==> flow/design.v <==
module clock_counters
(
    input           i_Clock,
    input           i_Reset_Sec,
    input           i_Enable_Increment,
    input           i_Enable_Count_Sec,
    input           i_Enable_Count_Min,
    input           i_Enable_Count_Hour,
    output  [3:0]   o_Units_Sec,
    output  [2:0]   o_Tens_Sec,
    output  [3:0]   o_Units_Min,
    output  [2:0]   o_Tens_Min,
    output  [3:0]   o_Units_Hour,
    output  [1:0]   o_Tens_Hour
);
    localparam c_WIDTH_COUNTER_MOD9 = 4;
    localparam c_WIDTH_COUNTER_MOD5 = 3;
    localparam c_WIDTH_COUNTER_MOD3 = 2;
    localparam c_RESET_UNITS_SEC = 4'd9;
    localparam c_RESET_TENS_SEC  = 3'd5;
    wire w_Carry_Units_Sec;
    wire w_Carry_Tens_Sec;
    counter
    #(
        .c_WIDTH            (c_WIDTH_COUNTER_MOD9),
        .c_RESET_VALUE      (c_RESET_UNITS_SEC)
    ) UNITS_SEC (
        .i_Clock            (i_Clock),
        .i_Reset            (i_Reset_Sec),
        .i_Enable_Count     (i_Enable_Count_Sec),
        .o_Data             (o_Units_Sec),
        .o_Carry            (w_Carry_Units_Sec)
    );
    counter
    #(
        .c_WIDTH            (c_WIDTH_COUNTER_MOD5),
        .c_RESET_VALUE      (c_RESET_TENS_SEC)
    ) TENS_SEC (
        .i_Clock            (i_Clock),
        .i_Reset            (i_Reset_Sec),
        .i_Enable_Count     (w_Carry_Units_Sec),
        .o_Data             (o_Tens_Sec),
        .o_Carry            (w_Carry_Tens_Sec)
    );
    localparam c_RESET_UNITS_MIN = 4'd9;
    localparam c_RESET_TENS_MIN  = 3'd5;
    wire w_Carry_Units_Min;
    wire w_Carry_Tens_Min;
    wire w_Enable_Count_Units_Min;
	assign w_Enable_Count_Units_Min = i_Enable_Count_Min & (w_Carry_Tens_Sec | i_Enable_Increment);
    counter
    #(
        .c_WIDTH            (c_WIDTH_COUNTER_MOD9),
        .c_RESET_VALUE      (c_RESET_UNITS_MIN)
    ) UNITS_MIN (
        .i_Clock            (i_Clock),
        .i_Enable_Count     (w_Enable_Count_Units_Min),
        .o_Data             (o_Units_Min),
        .o_Carry            (w_Carry_Units_Min)
    );
    counter
    #(
        .c_WIDTH            (c_WIDTH_COUNTER_MOD5),
        .c_RESET_VALUE      (c_RESET_TENS_MIN)
    ) TENS_MIN (
        .i_Clock            (i_Clock),
        .i_Enable_Count     (w_Carry_Units_Min),
        .o_Data             (o_Tens_Min),
        .o_Carry            (w_Carry_Tens_Min)
    );
    localparam c_RESET_UNITS_HOUR = 4'd9;
    localparam c_RESET_TENS_HOUR  = 2'd3;
    wire w_Carry_Units_Hour;
    wire w_Enable_Count_Units_Hour;
    wire w_Reset_Compare_Units_Hours;
    wire w_Reset_Compare_Tens_Hours;
    wire w_Reset_Compare_Hours;
    wire w_Reset_Hours_Normal_Count;
    wire w_Reset_Hours_Settings_Count;
    wire w_Reset_Hours;
    assign w_Enable_Count_Units_Hour = i_Enable_Count_Hour & (w_Carry_Tens_Min | i_Enable_Increment);
    assign w_Reset_Compare_Units_Hours = o_Units_Hour[1] & o_Units_Hour[0];
    assign w_Reset_Compare_Tens_Hours = o_Tens_Hour[1] & ~o_Tens_Hour[0];
    assign w_Reset_Compare_Hours = w_Reset_Compare_Tens_Hours & w_Reset_Compare_Units_Hours;
    assign w_Reset_Hours_Normal_Count = ~i_Enable_Increment & w_Reset_Compare_Hours & w_Carry_Tens_Min & w_Carry_Units_Min & w_Carry_Tens_Sec & w_Carry_Units_Sec;
    assign w_Reset_Hours_Settings_Count = i_Enable_Increment & w_Reset_Compare_Hours;
    assign w_Reset_Hours = w_Reset_Hours_Normal_Count | w_Reset_Hours_Settings_Count;
    counter
    #(
        .c_WIDTH            (c_WIDTH_COUNTER_MOD9),
        .c_RESET_VALUE      (c_RESET_UNITS_HOUR)
    ) UNITS_HOUR (
        .i_Clock            (i_Clock),
        .i_Reset            (w_Reset_Hours),
        .i_Enable_Count     (w_Enable_Count_Units_Hour),
        .o_Data             (o_Units_Hour),
        .o_Carry            (w_Carry_Units_Hour)
    );
    counter
    #(
        .c_WIDTH            (c_WIDTH_COUNTER_MOD3),
        .c_RESET_VALUE      (c_RESET_TENS_HOUR)
    ) TENS_HOUR (
        .i_Clock            (i_Clock),
        .i_Reset            (w_Reset_Hours),
        .i_Enable_Count     (w_Carry_Units_Hour),
        .o_Data             (o_Tens_Hour)
    );
endmodule
module counter
#(
    parameter               c_WIDTH         = 4,
    parameter               c_RESET_VALUE   = 4'b1111
)(
    input                   i_Clock,
    input                   i_Reset,
    input                   i_Enable_Count,
    output  [c_WIDTH-1:0]   o_Data,
    output                  o_Carry
);
    reg [c_WIDTH-1:0] r_Counter = 0;
    always @(posedge i_Clock) begin
        if(i_Reset)
            r_Counter <= 0;
        else begin
            if(i_Enable_Count) begin
                if(r_Counter == c_RESET_VALUE)
                    r_Counter <= 0;
                else
                    r_Counter <= r_Counter + 1'b1;
            end
        end
    end
    assign o_Data[c_WIDTH-1:0]  = r_Counter[c_WIDTH-1:0];
    assign o_Carry              = i_Enable_Count & (r_Counter == c_RESET_VALUE);
endmodule
# --- Tool chain data of clock_counters ---
# The steps from the RTL of clock_counters to its reports follow in flow order.
# Lines are those of the file above, counted from 1.
# Library cell names are shortened.
design:
  top_module: "clock_counters"
  clk_port: "i_Clock"
  lib: "sky130hd"
  lib_corner: "tt_025C_1v80"

# --- Word level ---
# Source: Yosys, flattened and elaborated, memories not mapped. Widths are those after wreduce; folded enables and synchronous resets count as part of the registers. Registers that Yosys merges into a memory's read port (data or address) are not register bits. Print and check cells do not count. Equal cells are merged and count once.
bits:
  ff_bits: 20
  inputBits: 6
  out_inout_bits: 20
classes:
  n_addsub: 6
  equal: 6
  n_mux: 6
  logic: 21
op_table:
  columns: ["op", "n"]
  rows:
  - ["1-bit AND", 16]
  - ["4-bit by 1-bit adder with 4-bit output (second input constant)", 3]
  - ["4-bit equality test (second input constant)", 3]
  - ["4-bit two-way mux", 3]
  - ["3-bit by 1-bit adder with 3-bit output (second input constant)", 2]
  - ["3-bit equality test (second input constant)", 2]
  - ["3-bit two-way mux", 2]
  - ["1-bit bitwise OR", 3]
  - ["1-bit NOT", 2]
  - ["2-bit by 1-bit adder with 2-bit output (second input constant)", 1]
  - ["2-bit equality test (second input constant)", 1]
  - ["2-bit two-way mux", 1]

# --- Depth ---
# Yosys ltp: most cells in a row. Word level: on the elaborated netlist, between registers, memories and ports. Mapped: between sequential cells and ports; inverters and the memories' decode and read muxes count.
depth:
  depth_word: 12
  abc_area: 0
  depth_mapped: 5
  mapped_depth_nobuf: 5

# --- Netlist ---
# Source: synth_stat.txt of the flow (Yosys; design flattened, memories mapped). It holds for the ABC_AREA given above (unset counts as 0); a run with the other value may have another netlist.
mapped:
  stdcells: 77
  mapped_area_um2: 663.1
  sequential_area_um2: 260.2
  ffs: 13
  buffers: 7
by_type:
  columns: ["cell", "n"]
  rows:
  - ["dfxtp_1", 13]
  - ["buf_4", 7]
  - ["nor2_1", 9]
  - ["nand2b_1", 5]
  - ["a21oi_1", 6]
  - ["nand2_1", 7]
  - ["ha_1", 2]
  - ["o21ai_0", 5]
  - ["xnor2_1", 2]
  - ["xor2_1", 2]
  - ["nand3_1", 3]
  - ["nor4b_2", 1]
  - ["o31ai_1", 2]
  - ["or4b_4", 1]
  - ["o31ai_2", 1]
  - ["mux2i_1", 1]
  - ["nand3_2", 1]
  - ["o41ai_1", 1]
# Other cell types: 7; their cells: 8.
# The figures by module come from a second, unflattened synthesis with its own total; it is not the netlist above.
hier_totals:
  cells_unflattened: 101
  area_unflattened_um2: 957.2
# Rows give one instance, submodules left out.
by_module:
  columns: ["mod", "instances", "n_cells", "mod_area_um2"]
  rows:
  - ["counter", 3, 21, 187.7]
  - ["counter", 2, 12, 132.6]
  - ["counter", 1, 9, 92.6]
  - ["clock_counters", 1, 5, 36.3]

# --- Worst setup path after synthesis ---
# Source: OpenSTA report_checks on the synthesized netlist (no wires, ideal clock, input and output delay 20% of the period each), path of least setup slack; recovery checks are left aside. Register names are those of the netlist, which keeps one name where synthesis merged equal registers.
synth_path:
  path_kind: "reg2reg"
  startpoint: "reg UNITS_HOUR.r_Counter[0]"
  endpoint: "reg TENS_HOUR.r_Counter[0]"
  clock_period_ns: 1.54
  setup_ns: 0.125
  t_first_pin_ns: 0.000
  arrival_time_ns: 1.240
  required_ns: 1.415
  slack_ns: 0.175
  delay_ns: 1.365
  stages: 5
  period_less_setup_slack_ns: 1.365
# "delay_ns" = arrival - input delay + setup time.
# "stages": output pins that drive a net of the path, with the launching flip-flop's if there is one; two outputs of one cell count as two.
# "period_less_setup_slack_ns" = period - worst setup slack (recovery checks aside). The figure is calculated, with input and output delays left at 20% of the set period.
# The rows between start and end are the longest chain of elaborated cells between them; the timing report does not say that the signal goes this way. Where chains are equally long, one stands for them.
# Each line given opens the expression or statement behind the cell; cells for indexed reads and writes are added by Yosys, which also makes memories of some case tables.
# A register here has more assigning lines than the two given.
synth_between:
  cell_sequence: "dfxtp_1 -> nand3_2 -> or4b_4 -> nand3_1 -> o31ai_2"
  elab_chain_len: 8
  cone_cells: 11
  cone_classes: "eq/ne (1); logic (10)"
synth_rtl:
  columns: ["item", "line", "source"]
  rows:
  - ["start: declaration", 121, "reg [c_WIDTH-1:0] r_Counter = 0;"]
  - ["start: assignment", 124, "r_Counter <= 0;"]
  - ["start: assignment", 130, "r_Counter <= r_Counter + 1'b1;"]
  - ["1-bit AND", 82, "assign w_Reset_Compare_Units_Hours = o_Units_Hour[1] & o_Units_Hour[0];"]
  - ["1-bit AND", 84, "assign w_Reset_Compare_Hours = w_Reset_Compare_Tens_Hours & w_Reset_Compare_Units_Hours;"]
  - ["1-bit AND x5", 85, "assign w_Reset_Hours_Normal_Count = ~i_Enable_Increment & w_Reset_Compare_Hours & w_Carry_Tens_Min & w_Carry_U ..."]
  - ["1-bit bitwise OR", 87, "assign w_Reset_Hours = w_Reset_Hours_Normal_Count | w_Reset_Hours_Settings_Count;"]
  - ["end: assignment", 124, null]
  - ["end: assignment", 130, null]
  - ["end: declaration", 121, null]

# --- Path in the finished layout ---
# From the final timing report of record 2: the path of least setup slack in the routed layout; clock arrival at registers is part of the times.
layout_path:
  path_kind: "reg2out"
  startpoint: "reg UNITS_HOUR.r_Counter[1]"
  endpoint: "out o_Units_Hour[1]"
  clock_period_ns: 3.02
  t_first_pin_ns: 0.24
  arrival_time_ns: 1.35
  required_ns: 2.42
  slack_ns: 1.07
  stages: 2
# A register here has more assigning lines than the two given.
layout_between:
  cell_sequence: "dfxtp_1 -> clkdlybuf4s50_1"
  elab_chain_len: 0
  cone_cells: 0
  lines_between: 0
layout_rtl:
  columns: ["item", "line", "source"]
  rows:
  - ["start: declaration", 121, "reg [c_WIDTH-1:0] r_Counter = 0;"]
  - ["start: assignment", 124, "r_Counter <= 0;"]
  - ["start: assignment", 130, "r_Counter <= r_Counter + 1'b1;"]
  - ["end: declaration", 13, "output  [3:0]   o_Units_Hour,"]

# Measured results for clock_counters: 2 stored runs of the Yosys and OpenROAD flow on sky130hd. The settings differ; the order carries no meaning. The constraints put input and output delay at 20% of the set period each and load the outputs with 0.01 pF.
# By "period_less_ws_ns" is meant the clock period of the run minus its worst setup slack. This is arithmetic on one report: input and output delays are still those of the set period (20% each).
# "worst_setup_path_time_ns": the worst setup path's part of the clock period (all of it between registers, 20% less for each end at a port) less its slack. A launch clock that arrives late makes it longer, a capture clock that arrives late makes it shorter.
# "power_uw" is the tool's figure for a default switching activity; nothing was simulated.
runs:
  - name: "record 1"
    settings:
      period_ns: 1.07
      CORE_UTILIZATION: 47
      PLACE_DENSITY_LB_ADDON: 0.28
      CORE_ASPECT_RATIO: 1.98
      TNS_END_PERCENT: 55
      ABC_AREA: 0
      GPL_ROUTABILITY_DRIVEN: 1
      MAX_ROUTING_LAYER: "met4"
      CAP_MARGIN: 20
      CORE_MARGIN: 2
      SLEW_MARGIN: 20
    outcome: "stopped before the end: floorplanning reported PDN-0185"
  - name: "record 2"
    settings:
      period_ns: 3.02
      CORE_UTILIZATION: 19
      PLACE_DENSITY_LB_ADDON: 0.1
      CORE_ASPECT_RATIO: 1.98
      GPL_ROUTABILITY_DRIVEN: 1
      SLEW_MARGIN: 30
      CAP_MARGIN: 20
      CORE_MARGIN: 2
    results:
      power_uw: 612.4
      design.die.area_um2: 4006.7
      worst_setup_slack_ns: 1.070
      post_route_util_frac: 0.263
      final_stdcell_area_um2: 888.4
      synth_chip_area_um2: 663.1
      holdWs_ns: 0.503
      worst_setup_path_time_ns: 1.35
      worst_path_kind: "reg2out"
      final_setup_tns_ns: 0.000
      period_less_ws_ns: 1.950
