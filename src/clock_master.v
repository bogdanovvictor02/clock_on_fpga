==> flow/design.v <==
module clock_master
(
    input   i_Clock,
    output  o_Clock_1024Hz,
    output  o_Clock_512Hz,
    output  o_Clock_2Hz,
    output  o_Clock_1Hz,
    output  o_Enable_Clock_1Hz
);
    reg [14:0]  r_Counter = 15'b0;
    always @(posedge i_Clock) begin
        r_Counter <= r_Counter + 1'b1;
    end
    assign  o_Clock_1024Hz      = r_Counter[4];
    assign  o_Clock_512Hz       = r_Counter[5];
    assign  o_Clock_2Hz         = r_Counter[13];
    assign  o_Clock_1Hz         = r_Counter[14];
    assign  o_Enable_Clock_1Hz  = r_Counter == 15'b111111111111111;
endmodule
Tool chain data of clock_master
Tool output for the design above, in the order of the flow.
Lines are those of the file above, counted from 1.
Library cell names are shortened.
{"block": "inputs", "top_module": "clock_master", "clk_port": "i_Clock", "library": "sky130hd", "lib_corner": "tt_025C_1v80"}

Word-level counts
Yosys after proc, flatten, opt, wreduce and memory -nomap, before mapping. Enables and synchronous resets that opt folds into registers are not counted as muxes. Memory bits, and registers merged into a memory's read port (data or address), are not among the register bits. Print and check cells are not counted. Equal cells are merged and count once.
{"block": "word_totals", "regBits": 15, "latchBits": 0, "ramBits": 0, "rom_bits": 0, "clocked_rd_ports_x_width": 0, "memories": 0, "inputBits": 1, "out_inout_bits": 5}
{"block": "classes", "add_sub_neg": 1, "mul": 0, "n_div": 0, "n_cmp": 0, "n_eq": 1, "shift": 0, "n_mux": 0, "n_logic": 0, "reduce_and_logical": 0}
{"block": "op_table", "op": "adder 15 x 1 -> 15 bit with constant B", "count": 1}
{"block": "op_table", "op": "== test 15 bit with constant B", "count": 1}

Longest topological paths
Yosys ltp: most cells in a row. Word level: on the elaborated netlist, between registers, memories and ports. Mapped: between sequential cells and ports; inverters and the memories' decode and read muxes count.
{"block": "depth", "word_depth": 1, "ABC_AREA": 0, "mapped_depth": 4, "mapped_depth_nobuf": 4}

Netlist
The flow's flattened synthesis, as Yosys stat reports it; memories are mapped. The netlist is that of the ABC_AREA named above (0 if unset); the other value can give another one.
The area totals of this step are shown rounded.
{"block": "types", "type": "dfxtp_1", "count": 15, "area_total_um2": 300.288}
{"block": "types", "type": "xnor2_1", "count": 7, "area_total_um2": 61.309}
{"block": "types", "type": "xor2_1", "count": 6, "area_total_um2": 52.55}
{"block": "types", "type": "nand4_4", "count": 1, "area_total_um2": 21.27}
{"block": "types", "type": "nor4_4", "count": 1, "area_total_um2": 21.27}
{"block": "types", "type": "nand4_1", "count": 3, "area_total_um2": 18.768}
{"block": "types", "type": "inv_1", "count": 4, "area_total_um2": 15.014}
{"block": "types", "type": "nand3_1", "count": 3, "area_total_um2": 15.014}
{"block": "types", "type": "ha_1", "count": 1, "area_total_um2": 12.512}
{"block": "types", "type": "nand4_2", "count": 1, "area_total_um2": 12.512}
{"block": "types", "type": "nor4_2", "count": 1, "area_total_um2": 12.512}
{"block": "types", "type": "or3_1", "count": 2, "area_total_um2": 12.512}
{"block": "types", "type": "nand2_1", "count": 3, "area_total_um2": 11.261}
{"block": "types", "type": "and4_2", "count": 1, "area_total_um2": 10.01}
{"block": "types", "type": "nand3_2", "count": 1, "area_total_um2": 10.01}
{"block": "types", "type": "nor3_1", "count": 2, "area_total_um2": 10.01}
{"block": "types", "type": "nor2_1", "count": 2, "area_total_um2": 7.507}
{"block": "types", "type": "and2_1", "count": 1, "area_total_um2": 6.256}
{"block": "mapped", "cells": 55, "area_um2": 611, "ff_cells": 15, "buf_cells": 0}

Timing after synthesis
Source: OpenSTA report_checks on the synthesized netlist (no wires, ideal clock, input and output delay 20% of the period each), path of least setup slack; recovery checks are left aside. Register names are those of the netlist, which keeps one name where synthesis merged equal registers.
{"block": "synth_timing", "path_kind": "register to output", "start": "register r_Counter[0]", "end": "output o_Enable_Clock_1Hz", "clock_period_ns": 1.63, "output_delay_ns": 0.326, "t_arrival_ns": 1.262, "t_required_ns": 1.304, "slack_ns": 0.042, "path_delay_ns": 1.262, "path_stages": 5, "synth_period_reached_ns": 1.588}
"path_delay_ns" is the arrival time less input delay plus setup time.
At an output port there is no setup time.
"path_stages": output pins that drive a net of the path, with the launching flip-flop's if there is one; two outputs of one cell count as two.
"synth_period_reached_ns" is the clock period less the worst setup slack; recovery checks do not enter. This is arithmetic on one report: input and output delays are still those of the set period (20% each).
Between the ends stands the longest chain of elaborated cells between them, by number of cells; it is not shown to be the way that was timed. Of several equally long chains one is given.
A line is the first line of the expression or statement that the cell stems from. Yosys adds cells for indexed reads and writes and turns some case tables into memories.
{"block": "synth_via", "path_cell_list": "dfxtp_1 -> ha_1 -> nand4_4 -> nor4_4 -> and2_1", "elab_chain_cells": 1}
{"block": "synth_lines", "item": "start, declared", "line": 10, "source": "reg [14:0]  r_Counter = 15'b0;"}
{"block": "synth_lines", "item": "start, assigned", "line": 12, "source": "r_Counter <= r_Counter + 1'b1;"}
{"block": "synth_lines", "item": "== test 15 bit", "line": 18, "source": "assign  o_Enable_Clock_1Hz  = r_Counter == 15'b111111111111111;"}
{"block": "synth_lines", "item": "end, declared", "line": 8, "source": "output  o_Enable_Clock_1Hz"}

Worst path after layout
From the final timing report of entry B: the path of least setup slack in the routed layout; clock arrival at registers is part of the times.
{"block": "layout_timing", "path_kind": "register to output", "start": "register r_Counter[1]", "end": "output o_Enable_Clock_1Hz", "clock_period_ns": 1.14, "output_delay_ns": 0.23, "t_arrival_ns": 1.33, "t_required_ns": 0.91, "slack_ns": -0.42, "path_stages": 6}
Between the ends stands the longest chain of elaborated cells between them, by number of cells; it is not shown to be the way that was timed. Of several equally long chains one is given.
{"block": "layout_via", "path_cell_list": "dfxtp_2 -> ha_4 -> nand4_4 -> nor4_4 -> and2_4 -> buf_6", "elab_chain_cells": 1}
{"block": "layout_lines", "item": "start, declared", "line": 10, "source": "reg [14:0]  r_Counter = 15'b0;"}
{"block": "layout_lines", "item": "start, assigned", "line": 12, "source": "r_Counter <= r_Counter + 1'b1;"}
{"block": "layout_lines", "item": "== test 15 bit", "line": 18, "source": "assign  o_Enable_Clock_1Hz  = r_Counter == 15'b111111111111111;"}
{"block": "layout_lines", "item": "end, declared", "line": 8, "source": "output  o_Enable_Clock_1Hz"}

# Flow runs of clock_master

clock_master through Yosys and OpenROAD on sky130hd: 2 stored runs, unordered, with their settings and measured results. The constraints put input and output delay at 20% of the set period each and load the outputs with 0.01 pF.
"design_power_mw": no workload was simulated; the value follows from the tool's default switching activity.
The results are shown rounded.

Entry A
==> flow/run.sh <==
#!/bin/bash
# the make line also repeats the synthesis and layout settings of config.mk as NAME=value (left out here)
make -C /OpenROAD-flow-scripts/flow DESIGN_CONFIG=/design/flow/config.mk WORK_HOME=/design/flow/orfs CLKGATE_MAP_FILE= finish
==> flow/config.mk <==
export PLATFORM = sky130hd
export DESIGN_NAME = clock_master
export DESIGN_NICKNAME = clock_master
export VERILOG_FILES = /design/flow/design.v
export SDC_FILE = /design/flow/constraint.sdc
export NUM_CORES = 4
export LEC_CHECK = 0
export ABC_AREA = 1
export CAP_MARGIN = 20
export CORE_MARGIN = 9
export CORE_UTILIZATION = 68
export CTS_CLUSTER_DIAMETER = 130
export GPL_ROUTABILITY_DRIVEN = 1
export GPL_TIMING_DRIVEN = 1
export MAX_ROUTING_LAYER = met4
export MIN_ROUTING_LAYER = met2
export PLACE_DENSITY_LB_ADDON = 0.3
export SETUP_SLACK_MARGIN = -0.05
export SLEW_MARGIN = 20
==> flow/constraint.sdc <==
create_clock -name core_clock -period 1.36 [get_ports {i_Clock}]
set_input_delay 0.2720 -clock core_clock [delete_from_list [all_inputs] [get_ports {i_Clock}]]
set_output_delay 0.2720 -clock core_clock [all_outputs]
set_load 0.01 [all_outputs]

==> results of entry A, as JSON <==
{
  "outcome": "unfinished; error DPL-0033 in placement"
}

Entry B
==> flow/run.sh <==
#!/bin/bash
# the make line also repeats the synthesis and layout settings of config.mk as NAME=value (left out here)
make -C /OpenROAD-flow-scripts/flow DESIGN_CONFIG=/design/flow/config.mk WORK_HOME=/design/flow/orfs CLKGATE_MAP_FILE= finish
==> flow/config.mk <==
export PLATFORM = sky130hd
export DESIGN_NAME = clock_master
export DESIGN_NICKNAME = clock_master
export VERILOG_FILES = /design/flow/design.v
export SDC_FILE = /design/flow/constraint.sdc
export NUM_CORES = 4
export LEC_CHECK = 0
export ABC_AREA = 0
export CAP_MARGIN = 5
export CELL_PAD_IN_SITES_DETAIL_PLACEMENT = 1
export CELL_PAD_IN_SITES_GLOBAL_PLACEMENT = 2
export CORE_ASPECT_RATIO = 0.79
export CORE_MARGIN = 2
export CORE_UTILIZATION = 28
export PLACE_DENSITY_LB_ADDON = 0.24
export SLEW_MARGIN = 20
==> flow/constraint.sdc <==
create_clock -name core_clock -period 1.14 [get_ports {i_Clock}]
set_input_delay 0.2280 -clock core_clock [delete_from_list [all_inputs] [get_ports {i_Clock}]]
set_output_delay 0.2280 -clock core_clock [all_outputs]
set_load 0.01 [all_outputs]

==> results of entry B, as JSON <==
{
  "design_die_area_um2": 2570,
  "post_synth_area_um2": 611,
  "ws_setup_ns": -0.418,
  "fin_util_frac": 0.505,
  "tns_setup_ns": -1.27,
  "design_power_mw": 0.823,
  "hold_ws_ns": 0.501
}
